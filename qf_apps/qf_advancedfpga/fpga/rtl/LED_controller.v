==> flow/design.v <==
`timescale 1ns/1ns
module LED_controller (
    clk,
    rst,
    duration0,
    duration1,
    duration2,
    duration3,
    color0,
    color1,
    color2,
    color3,
    led_r,
    led_g,
    led_b
);
input           clk;
input           rst;
input   [11:0]  duration0;
input   [11:0]  duration1;
input   [11:0]  duration2;
input   [11:0]  duration3;
input   [2:0]   color0;
input   [2:0]   color1;
input   [2:0]   color2;
input   [2:0]   color3;
output          led_r;
output          led_g;
output          led_b;
parameter   [13:0]   TERMINAL_CNT_1MS = (12000-1);   
reg     [13:0]  timer_1ms_cnt;
reg             time_1ms;
reg             duration0is0;
reg             duration1is0;
reg             duration2is0;
reg             duration3is0;
reg     [11:0]  sequencer_cnt;
reg     [4:0]   sequencer_state;
localparam  [4:0]   SEQ_IDLE  = 5'h10;
localparam  [4:0]   SEQ_SLOT0 = 5'h01;
localparam  [4:0]   SEQ_SLOT1 = 5'h02;
localparam  [4:0]   SEQ_SLOT2 = 5'h04;
localparam  [4:0]   SEQ_SLOT3 = 5'h08;
reg     [2:0]   LED_color;
always @(posedge rst or posedge clk)
    if (rst) begin
        duration0is0 <= 1;
        duration1is0 <= 1;
        duration2is0 <= 1;
        duration3is0 <= 1;
    end else begin
        duration0is0 <= (duration0 == 0);
        duration1is0 <= (duration1 == 0);
        duration2is0 <= (duration2 == 0);
        duration3is0 <= (duration3 == 0);
    end
always @(posedge rst or posedge clk)
    if (rst) begin
        timer_1ms_cnt <= 0;
        time_1ms <= 0;
    end else begin
        if ((sequencer_state == SEQ_IDLE) && (duration0is0 || duration1is0)) begin     
            timer_1ms_cnt <= 0;
            time_1ms <= 0;
        end else begin
            if (timer_1ms_cnt == TERMINAL_CNT_1MS) begin
                timer_1ms_cnt <= 0;
                time_1ms <= 1;
            end else begin
                timer_1ms_cnt <= timer_1ms_cnt + 1;
                time_1ms <= 0;
            end
        end
    end
always @(posedge rst or posedge clk)
    if (rst) begin
        sequencer_cnt <= 0;
        sequencer_state <= SEQ_IDLE;
    end else begin
        case (sequencer_state)
            SEQ_IDLE  :
                        if (duration0is0 || duration1is0) begin              
                            sequencer_state <= SEQ_IDLE;
                            sequencer_cnt <= 0;
                        end else begin
                            if (time_1ms) begin                              
                                sequencer_state <= SEQ_SLOT0;
                                sequencer_cnt <= duration0;
                            end else begin                                   
                                sequencer_state <= SEQ_IDLE;
                                sequencer_cnt <= 0;
                            end
                        end
            SEQ_SLOT0 :
                        if (time_1ms) begin
                            if (sequencer_cnt == 1) begin                    
                                if (duration1is0) begin                      
                                    sequencer_state <= SEQ_IDLE;
                                    sequencer_cnt <= 0;
                                end else begin                               
                                    sequencer_state <= SEQ_SLOT1;
                                    sequencer_cnt <= duration1;
                                end
                            end else begin                                   
                                sequencer_state <= SEQ_SLOT0;
                                sequencer_cnt <= sequencer_cnt - 1;
                            end
                        end else begin                                       
                            sequencer_state <= SEQ_SLOT0;
                            sequencer_cnt <= sequencer_cnt;
                        end
            SEQ_SLOT1 :
                        if (time_1ms) begin
                            if (sequencer_cnt == 1) begin                    
                                if (duration2is0) begin
                                    if (duration0is0 || duration1is0) begin  
                                        sequencer_state <= SEQ_IDLE;
                                        sequencer_cnt <= 0;
                                    end else begin                           
                                        sequencer_state <= SEQ_SLOT0;
                                        sequencer_cnt <= duration0;
                                    end
                                end else begin                               
                                    sequencer_state <= SEQ_SLOT2;
                                    sequencer_cnt <= duration2;
                                end
                            end else begin                                   
                                sequencer_state <= SEQ_SLOT1;
                                sequencer_cnt <= sequencer_cnt - 1;
                            end
                        end else begin                                       
                            sequencer_state <= SEQ_SLOT1;
                            sequencer_cnt <= sequencer_cnt;
                        end
            SEQ_SLOT2 :
                        if (time_1ms) begin
                            if (sequencer_cnt == 1) begin                    
                                if (duration3is0) begin
                                    if (duration0is0 || duration1is0) begin  
                                        sequencer_state <= SEQ_IDLE;
                                        sequencer_cnt <= 0;
                                    end else begin                           
                                        sequencer_state <= SEQ_SLOT0;
                                        sequencer_cnt <= duration0;
                                    end
                                end else begin                               
                                    sequencer_state <= SEQ_SLOT3;
                                    sequencer_cnt <= duration3;
                                end
                            end else begin                                   
                                sequencer_state <= SEQ_SLOT2;
                                sequencer_cnt <= sequencer_cnt - 1;
                            end
                        end else begin                                       
                            sequencer_state <= SEQ_SLOT2;
                            sequencer_cnt <= sequencer_cnt;
                        end
            SEQ_SLOT3 :
                        if (time_1ms) begin
                            if (sequencer_cnt == 1) begin                    
                                if (duration0is0 || duration1is0) begin      
                                    sequencer_state <= SEQ_IDLE;
                                    sequencer_cnt <= 0;
                                end else begin                               
                                    sequencer_state <= SEQ_SLOT0;
                                    sequencer_cnt <= duration0;
                                end
                            end else begin                                   
                                sequencer_state <= SEQ_SLOT3;
                                sequencer_cnt <= sequencer_cnt - 1;
                            end
                        end else begin                                       
                            sequencer_state <= SEQ_SLOT3;
                            sequencer_cnt <= sequencer_cnt;
                        end
            default   : 
                        begin
                            sequencer_state <= SEQ_IDLE;
                            sequencer_cnt <= 0;
                        end
        endcase
    end
always @(posedge rst or posedge clk)
    if (rst)
        LED_color <= 0;
    else
        case (sequencer_state)
            SEQ_IDLE    : LED_color <= color0;
            SEQ_SLOT0   : LED_color <= color0;
            SEQ_SLOT1   : LED_color <= color1;
            SEQ_SLOT2   : LED_color <= color2;
            SEQ_SLOT3   : LED_color <= color3;
            default     : LED_color <= 0;
        endcase
assign led_r = LED_color[2];
assign led_g = LED_color[1];
assign led_b = LED_color[0];
endmodule
### Reports on LED_controller

What the tools print for LED_controller, step after step.
Line numbers count from 1 in the design file above.
Cell names lack the library's common part.
A cell with n/a has no value.

| design | value |
|---|---|
| top | LED_controller |
| clock input | clk |
| standard-cell library | sky130hd |
| library corner | tt_025C_1v80 |

### After elaboration

Counts by Yosys on the flattened word-level netlist (proc, flatten, opt, wreduce; memories kept). Register bits leave out memories and registers merged into their read ports (data or address). Print and check cells are left out. Cells with the same type and inputs are merged into one.

| word-level totals | value |
|---|---|
| bits in read-only memories | 0 |
| cells after elaboration | 65 |
| bits in latches | 0 |
| flip-flop bits (word level) | 39 |
| word width x clocked read ports | 0 |
| output and inout bits | 3 |
| memory bits (writable) | 0 |
| bits of input ports | 62 |
| memories | 0 |

| operators by class | value |
|---|---|
| magnitude comparators | 0 |
| muxes and demuxes | 35 |
| equality and inequality tests | 11 |
| reduce/logical cells | 8 |
| bitwise operators | 0 |
| add/sub/neg operators | 2 |
| shifts and indexed selects | 0 |
| multiply operators | 0 |
| div/mod/pow operators | 0 |

Operators with widths:

| operator | number |
|---|---|
| two-way mux 12 bit | 14 |
| two-way mux 5 bit | 14 |
| case mux 12 bit (select 5 bit) | 1 |
| logical NOT 12 bit | 4 |
| two-way mux 14 bit | 2 |
| case mux 5 bit (select 5 bit) | 1 |
| adder 14 x 1 -> 14 bit (second input constant) | 1 |
| == test 14 bit (second input constant) | 1 |
| subtractor 12 x 1 -> 12 bit (second input constant) | 1 |
| == test 12 x 1 -> 1 bit (second input constant) | 1 |
| case mux 3 bit (select 4 bit) | 1 |
| != test 2 bit (second input constant) | 4 |
| == test 5 x 1 -> 1 bit (second input constant) | 1 |
| == test 5 x 2 -> 1 bit (second input constant) | 1 |
| == test 5 x 3 -> 1 bit (second input constant) | 1 |
| == test 5 x 4 -> 1 bit (second input constant) | 1 |
| == test 5 bit (second input constant) | 1 |
| AND reduction 4 bit | 1 |
| OR reduction 2 bit | 1 |
| two-way mux 1 bit | 2 |
| logical AND 1 bit | 1 |
| logical OR 1 bit | 1 |

### Depth

Depth = most cells in a row (Yosys ltp): at word level without a register or memory, in the mapped netlist without a sequential cell, where the memories' decode and read muxes count.

| depth | value |
|---|---|
| depth in word-level cells | 6 |
| ABC_AREA | 0 |
| mapped depth | 8 |
| depth with buffers taken out | 7 |

### Netlist

Yosys stat after the flow's synthesis: flattened, memories mapped to cells. It holds for the ABC_AREA given above (unset counts as 0); a run with the other value may have another netlist.
The area totals of this step are shown rounded.

| mapped netlist | value |
|---|---|
| buffer cells | 12 |
| area of sequential cells | 982 sq um |
| synthesis area | 2530 sq um |
| cell count | 263 |
| flip-flops | 39 |

Cells by type:

| type | number |
|---|---|
| dfrtp_1 | 34 |
| dfstp_2 | 5 |
| nor4_1 | 16 |
| nor2_1 | 26 |
| a22o_1 | 10 |
| xor2_1 | 10 |
| a221o_1 | 8 |
| a21oi_1 | 13 |
| a221oi_1 | 7 |
| xnor2_1 | 7 |
| nand2_1 | 16 |
| and3_1 | 8 |
| mux2_2 | 4 |
| nand3_1 | 9 |
| nor4_4 | 2 |
| o21ai_0 | 8 |
| ha_1 | 3 |
| a221oi_2 | 2 |

Not listed: further types 33, cells in them 75.

### Worst setup path after synthesis

Source: OpenSTA report_checks on the synthesized netlist (no wires, ideal clock, input and output delay 20% of the period each), path of least setup slack; recovery checks are left aside. Register names are those of the netlist, which keeps one name where synthesis merged equal registers.

| timing post-synthesis | value |
|---|---|
| kind | reg2reg |
| start point | reg sequencer_cnt[1] |
| end point | reg sequencer_cnt[2] |
| stages | 9 |
| delay of the path | 1.824 ns |
| arrival | 1.698 ns |
| path slack | 0.286 ns |
| clock period | 2.11 ns |
| synthesis period reached | 1.824 ns |

"delay of the path" is the arrival time less input delay plus setup time.
"stages" counts driving pins, that of a launching flip-flop among them; a cell with two outputs on the path counts twice.
"synthesis period reached" = period - worst setup slack (recovery checks aside). The figure is calculated, with input and output delays left at 20% of the set period.
The rows between start and end are the longest chain of elaborated cells between them; the timing report does not say that the signal goes this way. Where chains are equally long, one stands for them.
Each line given opens the expression or statement behind the cell; cells for indexed reads and writes are added by Yosys, which also makes memories of some case tables.
At most two assigning lines are given for a register; there are more.

| on the way, post-synthesis | value |
|---|---|
| path through | dfrtp_1 -> inv_1 -> ha_1 -> nor4b_4 -> a31oi_2 -> buf_6 -> a21oi_2 -> a221oi_1 -> a221o_1 |
| length of the longest elaborated chain | 4 |
| elaborated cells on any way between the ends | 11 |
| classes of those cells | add/sub: 1; eq/ne: 1; mux: 9 |

RTL lines, path post-synthesis:

| what | RTL line | text |
|---|---|---|
| start, declared | 37 | `reg     [11:0]  sequencer_cnt;` |
| start, assigned | 88 | `sequencer_cnt <= duration0;` |
| start, assigned | 102 | `sequencer_cnt <= duration1;` |
| subtractor 12 x 1 -> 12 bit | 170 | `sequencer_cnt <= sequencer_cnt - 1;` |
| two-way mux 12 bit | 160 | `if (sequencer_cnt == 1) begin` |
| two-way mux 12 bit | 159 | `if (time_1ms) begin` |
| case mux 12 bit (select 5 bit) | 80 | `case (sequencer_state)` |
| end, assigned | 88 |  |
| end, assigned | 102 |  |
| end, declared | 37 |  |

### Path in the finished layout

From the final timing report of flow run A: the path of least setup slack in the routed layout; clock arrival at registers is part of the times.

| timing after layout | value |
|---|---|
| kind | reg2reg |
| start point | reg sequencer_state |
| end point | reg sequencer_cnt[11] |
| arrival | 2.05 ns |
| clock period | 1.31 ns |
| stages | 8 |
| path slack | -0.56 ns |

An end named without its bit number is one bit of that signal or, where synthesis recoded a state register, one of its new flip-flops.
At most two assigning lines are given for a register; there are more.

| on the way, after layout | value |
|---|---|
| path through | dfrtp_2 -> nor4_4 -> buf_6 -> mux2i_4 -> buf_6 -> nor2_1 -> o221ai_1 -> o21ai_1 |

RTL lines, path after layout:

| what | RTL line | text |
|---|---|---|
| start, declared | 38 | `reg     [4:0]   sequencer_state;` |
| start, assigned | 78 | `sequencer_state <= SEQ_IDLE;` |
| start, assigned | 83 | `sequencer_state <= SEQ_IDLE;` |
| end, assigned | 88 | `sequencer_cnt <= duration0;` |
| end, assigned | 102 | `sequencer_cnt <= duration1;` |
| end, declared | 37 | `reg     [11:0]  sequencer_cnt;` |

Chain of elaborated cells between the ends: none given.

Top module LED_controller; platform sky130hd; tools Yosys and OpenROAD; 2 stored runs in no particular order. Input and output delays are each 20% of the period that was set; the output load is 0.01 pF.
"achieved clock period" is the run's clock period less its worst setup slack. It is reckoned from that one timing run; input and output delays stay at 20% of the period that was set.
"critical setup path time" is the time allowed to the run's worst setup path (the clock period less input and output delay, where it has them) less its slack. Clock arrival times count: a late capture clock shortens it, a late launch clock lengthens it.
"total power after layout" rests on the timing tool's default activity at the inputs, not on a simulated workload.
The results are shown rounded.
Among the settings, . means not set for that run.
Results: . = not shown.

| run | period_ns | CORE_UTILIZATION | PLACE_DENSITY_LB_ADDON | CORE_MARGIN | CELL_PAD_IN_SITES_GLOBAL_PLACEMENT | CELL_PAD_IN_SITES_DETAIL_PLACEMENT | TNS_END_PERCENT | CTS_CLUSTER_SIZE | CTS_CLUSTER_DIAMETER | MIN_ROUTING_LAYER | CAP_MARGIN | SLEW_MARGIN | PLACE_DENSITY | ABC_AREA | GPL_TIMING_DRIVEN | GPL_ROUTABILITY_DRIVEN | total power after layout (mW) | lowest setup slack (ns) | achieved clock period (ns) | standard-cell area of the final layout (sq um) | utilization after routing | post-synthesis cell area (sq um) | die footprint (sq um) | critical setup path time (ns) | kind of the worst setup path | total negative slack (ns) |
|---|---|---|---|---|---|---|---|---|---|---|---|---|---|---|---|---|---|---|---|---|---|---|---|---|---|---|
| flow run A | 1.31 | 28 | 0.26 | 4 | 1 | 0 | 80 | 14 | 35 | met2 | 20 | 20 | . | . | . | . | 2.62 | -0.563 | 1.873 | 4540 | 0.518 | 2530 | 10600 | 1.87 | reg2reg | -8.86 |
| flow run B | 1.89 | 46 | . | 2 | 3 | . | . | . | . | met2 | 20 | 20 | 0.44 | 0 | 0 | 0 | . | . | . | . | . | . | . | . | . | . |

Flow run B: unfinished; error GPL-0301 in placement
