==> flow/design.v <==
`timescale 1ns / 10ps
module AL4S3B_FPGA_QL_Reserved ( 
                         WBs_ADR_i            ,
                         WBs_CYC_QL_Reserved_i,
                         WBs_CYC_i            ,
                         WBs_STB_i            ,
                         WBs_CLK_i            ,
                         WBs_RST_i            ,
                         WBs_DAT_o            ,
                         WBs_ACK_i            ,
                         WBs_ACK_o
                         );
parameter                ADDRWIDTH                   =   7           ;    
parameter                DATAWIDTH                   =  32           ;    
parameter                QL_RESERVED_CUST_PROD_ADR   =  7'h7E        ;
parameter                QL_RESERVED_REVISIONS_ADR   =  7'h7F        ;
parameter                QL_RESERVED_CUSTOMER_ID     =  8'h01        ;  
parameter                QL_RESERVED_PRODUCT_ID      =  8'h00        ;
parameter                QL_RESERVED_MAJOR_REV       = 16'h0001      ; 
parameter                QL_RESERVED_MINOR_REV       = 16'h0000      ;
parameter                QL_RESERVED_DEF_REG_VALUE   = 32'hDEF_FAB_AC;  
parameter                DEFAULT_CNTR_WIDTH          =  3            ;
parameter                DEFAULT_CNTR_TIMEOUT        =  7            ;
input   [ADDRWIDTH-1:0]  WBs_ADR_i            ;  
input                    WBs_CYC_QL_Reserved_i;  
input                    WBs_CYC_i            ;  
input                    WBs_STB_i            ;  
input                    WBs_CLK_i            ;  
input                    WBs_RST_i            ;  
output  [DATAWIDTH-1:0]  WBs_DAT_o            ;  
input                    WBs_ACK_i            ;
output                   WBs_ACK_o            ;  
wire                     WBs_CLK_i            ;  
wire                     WBs_RST_i            ;  
wire    [ADDRWIDTH-1:0]  WBs_ADR_i            ;  
wire                     WBs_CYC_QL_Reserved_i;  
wire                     WBs_CYC_i            ;  
wire                     WBs_STB_i            ;  
reg     [DATAWIDTH-1:0]  WBs_DAT_o            ;  
wire                     WBs_ACK_i            ;
reg                      WBs_ACK_o            ;  
wire                     WBs_ACK_o_nxt        ;  
parameter                DEFAULT_IDLE   =  0  ;
parameter                DEFAULT_COUNT  =  1  ;
reg                            Default_State      ;
reg                            Default_State_nxt  ;
reg  [DEFAULT_CNTR_WIDTH-1:0]  Default_Cntr       ;
reg  [DEFAULT_CNTR_WIDTH-1:0]  Default_Cntr_nxt   ;
reg                            WBs_ACK_Default_nxt;         
always @( posedge WBs_CLK_i or posedge WBs_RST_i)
begin
    if (WBs_RST_i)
    begin
        Default_State      <=  DEFAULT_IDLE        ;
        Default_Cntr       <=  DEFAULT_CNTR_TIMEOUT;
        WBs_ACK_o          <=  1'b0                ;
    end  
    else
    begin
        Default_State      <=  Default_State_nxt   ;
        Default_Cntr       <=  Default_Cntr_nxt    ;
        WBs_ACK_o          <=  WBs_ACK_o_nxt 
                            |  WBs_ACK_Default_nxt ;
    end  
end
always @(WBs_CYC_i     or
         WBs_STB_i     or
         WBs_ACK_i     or
         Default_State or
         Default_Cntr
        )
begin
    case(Default_State)
    DEFAULT_IDLE:   
    begin
        Default_Cntr_nxt           <= DEFAULT_CNTR_TIMEOUT ;
        WBs_ACK_Default_nxt        <= 1'b0                 ;
        case({WBs_CYC_i, WBs_STB_i})
        default: Default_State_nxt <= DEFAULT_IDLE         ;
        2'b11  : Default_State_nxt <= DEFAULT_COUNT        ;
        endcase
    end
    DEFAULT_COUNT:  
    begin
        Default_Cntr_nxt           <= Default_Cntr - 1'b1  ; 
        case(WBs_ACK_i)
        1'b0: Default_State_nxt    <= DEFAULT_COUNT        ;
        1'b1: Default_State_nxt    <= DEFAULT_IDLE         ;
        endcase
        if (Default_Cntr == {{(DEFAULT_CNTR_WIDTH-1){1'b0}}, 1'b1}) 
            WBs_ACK_Default_nxt    <= 1'b1                 ;
        else
            WBs_ACK_Default_nxt    <= 1'b0                 ;
    end
    default:        
    begin
        Default_State_nxt          <=  DEFAULT_IDLE        ;
        Default_Cntr_nxt           <=  DEFAULT_CNTR_TIMEOUT;
        WBs_ACK_Default_nxt        <=  1'b0                ;
    end
    endcase
end
assign WBs_ACK_o_nxt = WBs_CYC_QL_Reserved_i & WBs_STB_i & (~WBs_ACK_o);
always @(
         WBs_ADR_i
        )
begin
    case(WBs_ADR_i[ADDRWIDTH-1:0])
    QL_RESERVED_CUST_PROD_ADR   : WBs_DAT_o <= { 16'h0, QL_RESERVED_CUSTOMER_ID, QL_RESERVED_PRODUCT_ID };
    QL_RESERVED_REVISIONS_ADR   : WBs_DAT_o <= {        QL_RESERVED_MAJOR_REV  , QL_RESERVED_MINOR_REV  };
	default                     : WBs_DAT_o <=          QL_RESERVED_DEF_REG_VALUE                        ;
	endcase
end
endmodule
* Tool chain data of AL4S3B_FPGA_QL_Reserved *
The steps from the RTL of AL4S3B_FPGA_QL_Reserved to its reports follow in flow order.
Line numbers count from 1 in the design file above.
Cell names lack the library's common part.
The mark -- stands for no value.

set-up
  top module = AL4S3B_FPGA_QL_Reserved
  clock port = WBs_CLK_i
  standard-cell library = sky130hd
  library corner = tt_025C_1v80

* Word level *
Yosys after proc, flatten, opt, wreduce and memory -nomap, before mapping. Enables and synchronous resets that opt folds into registers are not counted as muxes. Memory bits, and registers merged into a memory's read port (data or address), are not among the register bits. Print and check cells are not counted. Equal cells are merged and count once.

storage and ports
  register bits = 5
  bits in latches = 0
  memory bits (writable) = 0
  bits in read-only memories = 0
  word width x clocked read ports = 0
  memories = 0
  input bits = 13
  output and inout port bits = 33

operators by class
  add/sub/neg operators = 1
  $mul = 0
  divide/modulo/power cells = 0
  magnitude comparators = 0
  eq/ne operators = 4
  shifts and indexed selects = 0
  multiplexer cells = 7
  bitwise operators = 6
  reductions and logical operators = 0

operator list
  kind                                                  number
  parallel mux 32 bit (select 2 bit)                    1
  equality test 7 bit (second input constant)           2
  parallel mux 3 bit (select 2 bit)                     1
  parallel mux 1 bit (select 2 bit)                     3
  inverter 1 bit                                        3
  subtractor 3 x 1 -> 3 bit (second input constant)     1
  equality test 3 x 1 -> 1 bit (second input constant)  1
  bitwise AND 1 bit                                     2
  equality test 2 bit (second input constant)           1
  2-to-1 mux 1 bit                                      2
  bitwise OR 1 bit                                      1

* Longest topological paths *
Longest topological path by Yosys (ltp), each cell counted once; first at word level (registers and memories cut), then after technology mapping (sequential cells cut; the memories' decode and read muxes count).

logic depth
  word-level depth = 4
  ABC_AREA = 0
  mapped depth = 4
  depth with buffers taken out = 4

* Netlist *
The flow's flattened synthesis, as Yosys stat reports it; memories are mapped. The netlist is that of the ABC_AREA named above (0 if unset); the other value can give another one.

mapped netlist
  cell count = 53
  chip area (Yosys) = 462.9 µm²
  flip-flops = 5

cells by type
  cell type  number
  buf_4      29
  dfstp_2    3
  dfrtp_1    2
  ha_1       2
  nand2_1    6
  inv_1      3
  mux2i_1    1
  and4_1     1
  nand4b_1   1
  xnor2_1    1
  nand4_1    1
  o22ai_1    1
  nand3_1    1
  conb_1     1

* Path before layout *
Path of least setup slack by OpenSTA after synthesis, without wires, with an ideal clock, recovery checks aside; 20% of the period is set as input and as output delay. Where synthesis merged equal registers, the netlist keeps one of their names.

path after synthesis
  kind = input to output
  from = input WBs_ADR_i[6]
  to = output WBs_DAT_o[11]
  clock period = 2.99 ns
  launch time at the first pin = 0.598 ns
  arrival time = 1.588 ns
  data required time = 2.392 ns
  path slack = 0.804 ns
  path delay = 0.990 ns
  driving pins on the path = 3
  synthesis period reached = 2.186 ns

"path delay" is the arrival time less input delay plus setup time.
At an output port there is no setup time.
"driving pins on the path" counts driving pins, that of a launching flip-flop among them; a cell with two outputs on the path counts twice.
"synthesis period reached" = period - worst setup slack (recovery checks aside). The figure is calculated, with input and output delays left at 20% of the set period.
The rows between start and end are the longest chain of elaborated cells between them; the timing report does not say that the signal goes this way. Where chains are equally long, one stands for them.
A line is the first line of the expression or statement that the cell stems from. Yosys adds cells for indexed reads and writes and turns some case tables into memories.

on the way, after synthesis
  cell sequence = and4_1 nand3_1 buf_4
  cells in the longest elaborated chain = 2

ends and longest elaborated chain, after synthesis
  element                             RTL line  RTL
  start: declaration                  24        input   [ADDRWIDTH-1:0]  WBs_ADR_i            ;
  equality test 7 bit                 108       case(WBs_ADR_i[ADDRWIDTH-1:0])
  parallel mux 32 bit (select 2 bit)  108
  end: declaration                    30        output  [DATAWIDTH-1:0]  WBs_DAT_o            ;

Nets of the timed path that keep an RTL name, with a line that drives or declares them; the list need not be complete.

named nets, after synthesis
  net           RTL line
  WBs_DAT_o[2]  108

* Timing after layout *
Path of least setup slack in the final report of record 1 (OpenROAD, finished layout, wires in). Where an end is a register, its clock arrival counts in the times.

path after layout
  kind = input to output
  from = input WBs_ADR_i[6]
  to = output WBs_DAT_o[27]
  clock period = 1.89 ns
  launch time at the first pin = 0.38 ns
  arrival time = 1.07 ns
  data required time = 1.51 ns
  path slack = 0.44 ns
  driving pins on the path = 4

The rows between start and end are the longest chain of elaborated cells between them; the timing report does not say that the signal goes this way. Where chains are equally long, one stands for them.

on the way, after layout
  cell sequence = buf_6 and4_4 nand3_4 buf_6
  cells in the longest elaborated chain = 2

ends and longest elaborated chain, after layout
  element                             RTL line  RTL
  start: declaration                  24        input   [ADDRWIDTH-1:0]  WBs_ADR_i            ;
  equality test 7 bit                 108       case(WBs_ADR_i[ADDRWIDTH-1:0])
  parallel mux 32 bit (select 2 bit)  108
  end: declaration                    30        output  [DATAWIDTH-1:0]  WBs_DAT_o            ;

Add stored flow runs of AL4S3B_FPGA_QL_Reserved

AL4S3B_FPGA_QL_Reserved through Yosys and OpenROAD on sky130hd: 2 stored runs, unordered, with their settings and measured results. The constraints put input and output delay at 20% of the set period each and load the outputs with 0.01 pF.
"achieved clock period" means the clock period less the worst setup slack. The figure is calculated, with input and output delays left at 20% of the set period.
By "power" is meant OpenSTA's value without simulated activity: inputs other than the clock are taken to toggle once in ten clock periods, and the tool carries that through the logic.

Record 1
==> flow/run.sh <==
#!/bin/bash
# the make line also repeats the synthesis and layout settings of config.mk as NAME=value (left out here)
make -C /OpenROAD-flow-scripts/flow DESIGN_CONFIG=/design/flow/config.mk WORK_HOME=/design/flow/orfs CLKGATE_MAP_FILE= finish
==> flow/config.mk <==
export PLATFORM = sky130hd
export DESIGN_NAME = AL4S3B_FPGA_QL_Reserved
export DESIGN_NICKNAME = AL4S3B_FPGA_QL_Reserved
export VERILOG_FILES = /design/flow/design.v
export SDC_FILE = /design/flow/constraint.sdc
export NUM_CORES = 4
export LEC_CHECK = 0
export CAP_MARGIN = 20
export CORE_MARGIN = 2
export CORE_UTILIZATION = 40
export SETUP_SLACK_MARGIN = 0.51
export SLEW_MARGIN = 20
==> flow/constraint.sdc <==
create_clock -name core_clock -period 1.89 [get_ports {WBs_CLK_i}]
set_input_delay 0.3780 -clock core_clock [delete_from_list [all_inputs] [get_ports {WBs_CLK_i}]]
set_output_delay 0.3780 -clock core_clock [all_outputs]
set_load 0.01 [all_outputs]

==> results of record 1 <==
chip area after synthesis (Yosys): 462.9 µm²
die area: 1445.5 µm²
standard-cell area of the final layout: 769.5 µm²
utilization: 0.702
worst setup slack after layout: 0.442 ns
power: 324.6 uW
achieved clock period: 1.448 ns

Record 2
==> flow/run.sh <==
#!/bin/bash
# the make line also repeats the synthesis and layout settings of config.mk as NAME=value (left out here)
make -C /OpenROAD-flow-scripts/flow DESIGN_CONFIG=/design/flow/config.mk WORK_HOME=/design/flow/orfs CLKGATE_MAP_FILE= finish
==> flow/config.mk <==
export PLATFORM = sky130hd
export DESIGN_NAME = AL4S3B_FPGA_QL_Reserved
export DESIGN_NICKNAME = AL4S3B_FPGA_QL_Reserved
export VERILOG_FILES = /design/flow/design.v
export SDC_FILE = /design/flow/constraint.sdc
export NUM_CORES = 4
export LEC_CHECK = 0
export CAP_MARGIN = 0
export CELL_PAD_IN_SITES_GLOBAL_PLACEMENT = 1
export CORE_MARGIN = 2
export CORE_UTILIZATION = 47
export CTS_CLUSTER_SIZE = 89
export PLACE_DENSITY_LB_ADDON = 0.22
export SETUP_SLACK_MARGIN = 0.06
export SLEW_MARGIN = 20
==> flow/constraint.sdc <==
create_clock -name core_clock -period 1.05 [get_ports {WBs_CLK_i}]
set_input_delay 0.2100 -clock core_clock [delete_from_list [all_inputs] [get_ports {WBs_CLK_i}]]
set_output_delay 0.2100 -clock core_clock [all_outputs]
set_load 0.01 [all_outputs]

==> results of record 2 <==
chip area after synthesis (Yosys): 462.9 µm²
die area: 1252.1 µm²
standard-cell area of the final layout: 779.5 µm²
utilization: 0.845
worst setup slack after layout: -0.054 ns
power: 541.8 uW
achieved clock period: 1.104 ns
