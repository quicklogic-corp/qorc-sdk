==> flow/design.v <==
`timescale 1ns / 10ps
module AL4S3B_FPGA_Registers ( 
                         WBs_ADR_i,
                         WBs_CYC_i,
                         WBs_BYTE_STB_i,
                         WBs_WE_i,
                         WBs_STB_i,
                         WBs_DAT_i,
                         WBs_CLK_i,
                         WBs_RST_i,
                         WBs_DAT_o,
                         WBs_ACK_o,
                        color0,
                        color1,
                        color2,
                        color3,
                        duration0,
                        duration1,
                        duration2,
                        duration3,
                        Interrupt_o,
                         Device_ID_o
                         );
parameter                ADDRWIDTH                   =   7  ;    
parameter                DATAWIDTH                   =  32  ;    
parameter                FPGA_REG_ID_VALUE_ADR       =  7'h0; 
parameter                FPGA_REV_NUM_ADR            =  7'h1; 
parameter                FPGA_SCRATCH_REG_ADR        =  7'h2;
parameter                FPGA_COLORS_ADR            =  7'h04;    
parameter                FPGA_DURATION0_ADR         =  7'h08;    
parameter                FPGA_DURATION1_ADR         =  7'h09;    
parameter                FPGA_DURATION2_ADR         =  7'h0A;    
parameter                FPGA_DURATION3_ADR         =  7'h0B;    
parameter                AL4S3B_DEF_REG_VALUE        = 32'hFAB_DEF_AC;
input   [ADDRWIDTH-1:0]  WBs_ADR_i     ;   
input                    WBs_CYC_i     ;   
input             [3:0]  WBs_BYTE_STB_i;   
input                    WBs_WE_i      ;   
input                    WBs_STB_i     ;   
input   [DATAWIDTH-1:0]  WBs_DAT_i     ;   
input                    WBs_CLK_i     ;   
input                    WBs_RST_i     ;   
output  [DATAWIDTH-1:0]  WBs_DAT_o     ;   
output                   WBs_ACK_o     ;   
output reg  [2:0]   color0;
output reg  [2:0]   color1;
output reg  [2:0]   color2;
output reg  [2:0]   color3;
output reg  [11:0]  duration0;
output reg  [11:0]  duration1;
output reg  [11:0]  duration2;
output reg  [11:0]  duration3;
output          Interrupt_o;
output           [31:0]  Device_ID_o   ;
wire                     WBs_CLK_i     ;   
wire                     WBs_RST_i     ;   
wire    [ADDRWIDTH-1:0]  WBs_ADR_i     ;   
wire                     WBs_CYC_i     ;   
wire              [3:0]  WBs_BYTE_STB_i;   
wire                     WBs_WE_i      ;   
wire                     WBs_STB_i     ;   
wire    [DATAWIDTH-1:0]  WBs_DAT_i     ;   
reg     [DATAWIDTH-1:0]  WBs_DAT_o     ;   
reg                      WBs_ACK_o     ;   
wire              [31:0]  Device_ID_o;
wire              [31:0]  Rev_Num;
reg 			  [15:0] Scratch_reg;
wire					 FB_SCRATCH_REG_Wr_Dcd;
wire					 WBs_ACK_o_nxt;
assign FB_SCRATCH_REG_Wr_Dcd  = (WBs_ADR_i == FPGA_SCRATCH_REG_ADR) & WBs_CYC_i & WBs_STB_i & WBs_WE_i   & (~WBs_ACK_o);
assign FB_COLORS_REG_Wr_Dcd   = (WBs_ADR_i == FPGA_COLORS_ADR) & WBs_CYC_i & WBs_STB_i & WBs_WE_i   & (~WBs_ACK_o);
assign FB_DURATION0_REG_Wr_Dcd   = (WBs_ADR_i == FPGA_DURATION0_ADR) & WBs_CYC_i & WBs_STB_i & WBs_WE_i   & (~WBs_ACK_o);
assign FB_DURATION1_REG_Wr_Dcd   = (WBs_ADR_i == FPGA_DURATION1_ADR) & WBs_CYC_i & WBs_STB_i & WBs_WE_i   & (~WBs_ACK_o);
assign FB_DURATION2_REG_Wr_Dcd   = (WBs_ADR_i == FPGA_DURATION2_ADR) & WBs_CYC_i & WBs_STB_i & WBs_WE_i   & (~WBs_ACK_o);
assign FB_DURATION3_REG_Wr_Dcd   = (WBs_ADR_i == FPGA_DURATION3_ADR) & WBs_CYC_i & WBs_STB_i & WBs_WE_i   & (~WBs_ACK_o);
assign WBs_ACK_o_nxt          =   WBs_CYC_i & WBs_STB_i & (~WBs_ACK_o);
always @( posedge WBs_CLK_i or posedge WBs_RST_i)
begin
    if (WBs_RST_i)
    begin
		Scratch_reg <=  16'h0 ; 
        WBs_ACK_o   <=  1'b0  ;
        color0      <=  3'b0    ;
        color1      <=  3'b0    ;
        color2      <=  3'b0    ;
        color3      <=  3'b0    ;
        duration0   <=  12'b0   ;
        duration1   <=  12'b0   ;
        duration2   <=  12'b0   ;
        duration3   <=  12'b0   ;
    end  
    else
    begin
		if(FB_SCRATCH_REG_Wr_Dcd && WBs_BYTE_STB_i[0])
			Scratch_reg[7:0]   <= WBs_DAT_i[7:0]  ;
        if(FB_SCRATCH_REG_Wr_Dcd && WBs_BYTE_STB_i[1])
			Scratch_reg[15:8]  <= WBs_DAT_i[15:8] ;
        if (FB_COLORS_REG_Wr_Dcd) begin
            color0 <= WBs_BYTE_STB_i[0] ? WBs_DAT_i[2:0]    : color0;
            color1 <= WBs_BYTE_STB_i[1] ? WBs_DAT_i[10:8]   : color1;
            color2 <= WBs_BYTE_STB_i[2] ? WBs_DAT_i[18:16]  : color2;
            color3 <= WBs_BYTE_STB_i[3] ? WBs_DAT_i[26:24]  : color3;
        end
        if (FB_DURATION0_REG_Wr_Dcd) begin
            duration0[7:0]   <= WBs_BYTE_STB_i[0] ? WBs_DAT_i[7:0]  : duration0[7:0];
            duration0[11:8]  <= WBs_BYTE_STB_i[1] ? WBs_DAT_i[11:8] : duration0[11:8];
        end
        if (FB_DURATION1_REG_Wr_Dcd) begin
            duration1[7:0]   <= WBs_BYTE_STB_i[0] ? WBs_DAT_i[7:0]  : duration1[7:0];
            duration1[11:8]  <= WBs_BYTE_STB_i[1] ? WBs_DAT_i[11:8] : duration1[11:8];
        end
        if (FB_DURATION2_REG_Wr_Dcd) begin
            duration2[7:0]   <= WBs_BYTE_STB_i[0] ? WBs_DAT_i[7:0]  : duration2[7:0];
            duration2[11:8]  <= WBs_BYTE_STB_i[1] ? WBs_DAT_i[11:8] : duration2[11:8];
        end
        if (FB_DURATION3_REG_Wr_Dcd) begin
            duration3[7:0]   <= WBs_BYTE_STB_i[0] ? WBs_DAT_i[7:0]  : duration3[7:0];
            duration3[11:8]  <= WBs_BYTE_STB_i[1] ? WBs_DAT_i[11:8] : duration3[11:8];
        end
        WBs_ACK_o  <=  WBs_ACK_o_nxt  ;
    end  
end
assign Device_ID_o = 32'h0000A5BD;
assign Rev_Num     = 32'h00000100;
always @(
		 *
 )
 begin
    case(WBs_ADR_i[ADDRWIDTH-1:0])
    FPGA_REG_ID_VALUE_ADR    : WBs_DAT_o <= Device_ID_o;
    FPGA_REV_NUM_ADR         : WBs_DAT_o <= Rev_Num;  
    FPGA_SCRATCH_REG_ADR     : WBs_DAT_o <= { 16'h0, Scratch_reg }; 
    FPGA_COLORS_ADR          : WBs_DAT_o <= { 5'b0, color3, 5'b0, color2, 5'b0, color1, 5'b0, color0};
    FPGA_DURATION0_ADR       : WBs_DAT_o <= { 20'b0, duration0};
    FPGA_DURATION1_ADR       : WBs_DAT_o <= { 20'b0, duration1};
    FPGA_DURATION2_ADR       : WBs_DAT_o <= { 20'b0, duration2};
    FPGA_DURATION3_ADR       : WBs_DAT_o <= { 20'b0, duration3};
	default                  : WBs_DAT_o <= AL4S3B_DEF_REG_VALUE;
	endcase
end
assign Interrupt_o = 1'b0;
endmodule
== Tool chain data of AL4S3B_FPGA_Registers ==
The steps from the RTL of AL4S3B_FPGA_Registers to its reports follow in flow order.
Line numbers count from 1 in the design file above.
Cell names lack the library's common part.
The mark -- stands for no value.
Inputs
  design top: AL4S3B_FPGA_Registers
  clock input: WBs_CLK_i
  standard-cell library: sky130hd
  timing corner: tt_025C_1v80

== Elaborated design ==
Source: Yosys, flattened and elaborated, memories not mapped. Widths are those after wreduce. Registers that Yosys merges into a memory's read port (data or address) are not register bits. Print and check cells do not count. Equal cells are merged and count once.
Bit counts
  register bits after elaboration: 77
  bits in writable memories: 0
  ROM bits: 0
  memory cells: 0
  bits in latches: 0
  output and inout bits: 126
  word width x clocked read ports: 0
  elaborated cells: 65
Operators by class
  multipliers: 0
  multiplexer cells: 1
  reduce/logical cells: 15
  shift-type cells: 0
  equality and inequality tests: 7
  $lt $le $gt $ge: 0
  bitwise gates (word level): 27
  $add $sub $neg: 0
  div/mod/pow operators: 0
Operators by type and width (number)
  32-bit parallel mux with 8-bit select: 1
  7-bit by 4-bit == test with 1-bit output (second input constant): 4
  1-bit bitwise AND: 26
  2-bit AND reduction: 12
  7-bit by 1-bit == test with 1-bit output (second input constant): 1
  7-bit by 2-bit == test with 1-bit output (second input constant): 1
  7-bit by 3-bit == test with 1-bit output (second input constant): 1
  7-bit logical NOT: 1
  1-bit logical AND: 2
  1-bit NOT: 1

== Longest topological paths ==
Longest topological path by Yosys (ltp), each cell counted once; first at word level (registers and memories cut), then after technology mapping (sequential cells cut; the memories' decode and read muxes count).
Logic depth
  depth after elaboration: 6
  ABC_AREA: 0
  depth in mapped cells: 6
  depth with buffers taken out: 4

== Synthesis result ==
Source: synth_stat.txt of the flow (Yosys; design flattened, memories mapped). It holds for the ABC_AREA given above (unset counts as 0); a run with the other value may have another netlist.
The area totals of this step are shown rounded.
Synthesis totals
  mapped flip-flops: 77
  synthesis area: 4140 um2
  buffers: 53
  cells in the netlist: 327
Cells by type (number)
  dfrtp_1: 77
  mux2_2: 56
  mux2_4: 24
  buf_4: 43
  mux4_2: 6
  a21o_1: 8
  nand2_1: 11
  nand4_1: 6
  nor2_1: 10
  a221o_1: 3
  a22oi_1: 4
  a21oi_1: 5
  and2_1: 4
  nand2b_1: 4
  nor2b_1: 4
  o21ai_0: 5
  nand2_4: 2
  nor4_4: 1
Not listed: further types 34, cells in them 54.

== Path before layout ==
Source: OpenSTA report_checks on the synthesized netlist (no wires, ideal clock, input and output delay 20% of the period each), path of least setup slack; recovery checks are left aside. Register names are those of the netlist, which keeps one name where synthesis merged equal registers.
Timing path after synthesis
  kind: in2out
  start point: input WBs_ADR_i[0]
  end point: output WBs_DAT_o[20]
  data arrival time: 2.094 ns
  setup slack: 0.050 ns
  external input delay: 0.536 ns
  clock period: 2.68 ns
  buffers on the path: 3
  path delay: 1.558 ns
  driving pins on the path: 6
  period reached after synthesis: 2.63 ns
"path delay" is the arrival time less input delay plus setup time.
At an output port there is no setup time.
"driving pins on the path" counts driving pins, that of a launching flip-flop among them; a cell with two outputs on the path counts twice.
"period reached after synthesis" = period - worst setup slack (recovery checks aside). The figure is calculated, with input and output delays left at 20% of the set period.
Between the ends stands the longest chain of elaborated cells between them, by number of cells; it is not shown to be the way that was timed. Of several equally long chains one is given.
Each line given opens the expression or statement behind the cell; cells for indexed reads and writes are added by Yosys, which also makes memories of some case tables.
Between the ends, after synthesis
  path through: clkbuf_1 > buf_2 > o21a_1 > nor2_1 > o21ai_1 > buf_4
  cells in the longest elaborated chain: 2
  elaborated cells between the ends (all ways): 9
RTL lines, path after synthesis
  start: declaration: line 35  | input   [ADDRWIDTH-1:0]  WBs_ADR_i     ;
  7-bit by 4-bit == test with 1-bit output: line 129  | case(WBs_ADR_i[ADDRWIDTH-1:0])
  32-bit parallel mux with 8-bit select: line 129
  end: declaration: line 43  | output  [DATAWIDTH-1:0]  WBs_DAT_o     ;
Some nets on the timed path still bear RTL names; the line given drives or declares the net.
Nets with RTL names, path after synthesis (line)
  WBs_DAT_o[19]: 129

== Timing after layout ==
From the final timing report of flow run B: the path of least setup slack in the routed layout; clock arrival at registers is part of the times.
Timing path post-layout
  kind: in2out
  start point: input WBs_ADR_i[5]
  end point: output WBs_DAT_o[10]
  driving pins on the path: 7
  external input delay: 0.37 ns
  data arrival time: 1.79 ns
  clock period: 1.85 ns
  setup slack: -0.31 ns
  buffers on the path: 3
Between the ends stands the longest chain of elaborated cells between them, by number of cells; it is not shown to be the way that was timed. Of several equally long chains one is given.
Between the ends, post-layout
  path through: buf_8 > or4_4 > nor3_4 > buf_12 > nand2_2 > nand4b_1 > buf_2
  cells in the longest elaborated chain: 2
  elaborated cells between the ends (all ways): 9
RTL lines, path post-layout
  start: declaration: line 35  | input   [ADDRWIDTH-1:0]  WBs_ADR_i     ;
  7-bit by 4-bit == test with 1-bit output: line 129  | case(WBs_ADR_i[ADDRWIDTH-1:0])
  32-bit parallel mux with 8-bit select: line 129
  end: declaration: line 43  | output  [DATAWIDTH-1:0]  WBs_DAT_o     ;

==> results <==
Stored flow runs of AL4S3B_FPGA_Registers (2 of them; Yosys, OpenROAD, sky130hd). They differ in their settings and are not a sequence. Constraints: input delay and output delay 20% of the set period each, output load 0.01 pF.
"achieved clock period" means the clock period less the worst setup slack. The figure is calculated, with input and output delays left at 20% of the set period.
"worst setup path time" means the part of the period allowed to the worst setup path (the constraints hold back 20% at inputs and 20% at outputs) less its slack; where the path has registers, the arrival times of their clocks count too.
"power" is the tool's figure for a default switching activity; nothing was simulated.
Results are given in rounded form.

Flow run A
==> flow/run.sh <==
#!/bin/bash
# the make line also repeats the synthesis and layout settings of config.mk as NAME=value (left out here)
make -C /OpenROAD-flow-scripts/flow DESIGN_CONFIG=/design/flow/config.mk WORK_HOME=/design/flow/orfs CLKGATE_MAP_FILE= finish
==> flow/config.mk <==
export PLATFORM = sky130hd
export DESIGN_NAME = AL4S3B_FPGA_Registers
export DESIGN_NICKNAME = AL4S3B_FPGA_Registers
export VERILOG_FILES = /design/flow/design.v
export SDC_FILE = /design/flow/constraint.sdc
export NUM_CORES = 4
export LEC_CHECK = 0
export ABC_AREA = 0
export CAP_MARGIN = 30
export CELL_PAD_IN_SITES_DETAIL_PLACEMENT = 1
export CELL_PAD_IN_SITES_GLOBAL_PLACEMENT = 2
export CORE_MARGIN = 2
export CORE_UTILIZATION = 71
export GPL_ROUTABILITY_DRIVEN = 0
export HOLD_SLACK_MARGIN = 0.23
export MIN_ROUTING_LAYER = met2
export PLACE_DENSITY_LB_ADDON = 0.0
export SETUP_SLACK_MARGIN = -0.11
export SLEW_MARGIN = 20
export TNS_END_PERCENT = 35
==> flow/constraint.sdc <==
create_clock -name core_clock -period 3.67 [get_ports {WBs_CLK_i}]
set_input_delay 0.7340 -clock core_clock [delete_from_list [all_inputs] [get_ports {WBs_CLK_i}]]
set_output_delay 0.7340 -clock core_clock [all_outputs]
set_load 0.01 [all_outputs]

==> results of flow run A <==
did not finish, placement stopped with FLW-0024

Flow run B
==> flow/run.sh <==
#!/bin/bash
# the make line also repeats the synthesis and layout settings of config.mk as NAME=value (left out here)
make -C /OpenROAD-flow-scripts/flow DESIGN_CONFIG=/design/flow/config.mk WORK_HOME=/design/flow/orfs CLKGATE_MAP_FILE= finish
==> flow/config.mk <==
export PLATFORM = sky130hd
export DESIGN_NAME = AL4S3B_FPGA_Registers
export DESIGN_NICKNAME = AL4S3B_FPGA_Registers
export VERILOG_FILES = /design/flow/design.v
export SDC_FILE = /design/flow/constraint.sdc
export NUM_CORES = 4
export LEC_CHECK = 0
export ABC_AREA = 0
export CAP_MARGIN = 5
export CELL_PAD_IN_SITES_GLOBAL_PLACEMENT = 1
export CORE_ASPECT_RATIO = 1.77
export CORE_MARGIN = 7
export CORE_UTILIZATION = 28
export CTS_CLUSTER_SIZE = 31
export GPL_ROUTABILITY_DRIVEN = 1
export PLACE_DENSITY_LB_ADDON = 0.14
export SLEW_MARGIN = 20
==> flow/constraint.sdc <==
create_clock -name core_clock -period 1.85 [get_ports {WBs_CLK_i}]
set_input_delay 0.3700 -clock core_clock [delete_from_list [all_inputs] [get_ports {WBs_CLK_i}]]
set_output_delay 0.3700 -clock core_clock [all_outputs]
set_load 0.01 [all_outputs]

==> results of flow run B <==
chip area after synthesis (Yosys): 4140 um2
die area: 18500 um2
standard-cell area of the final layout: 7150 um2
utilization: 49.2%
worst setup slack after layout: -0.311 ns
total negative slack: -6.41 ns
worst hold slack: 0.433 ns
power: 4.13 mW
achieved clock period: 2.161 ns
worst setup path time: 1.42 ns
worst setup path kind: in2out
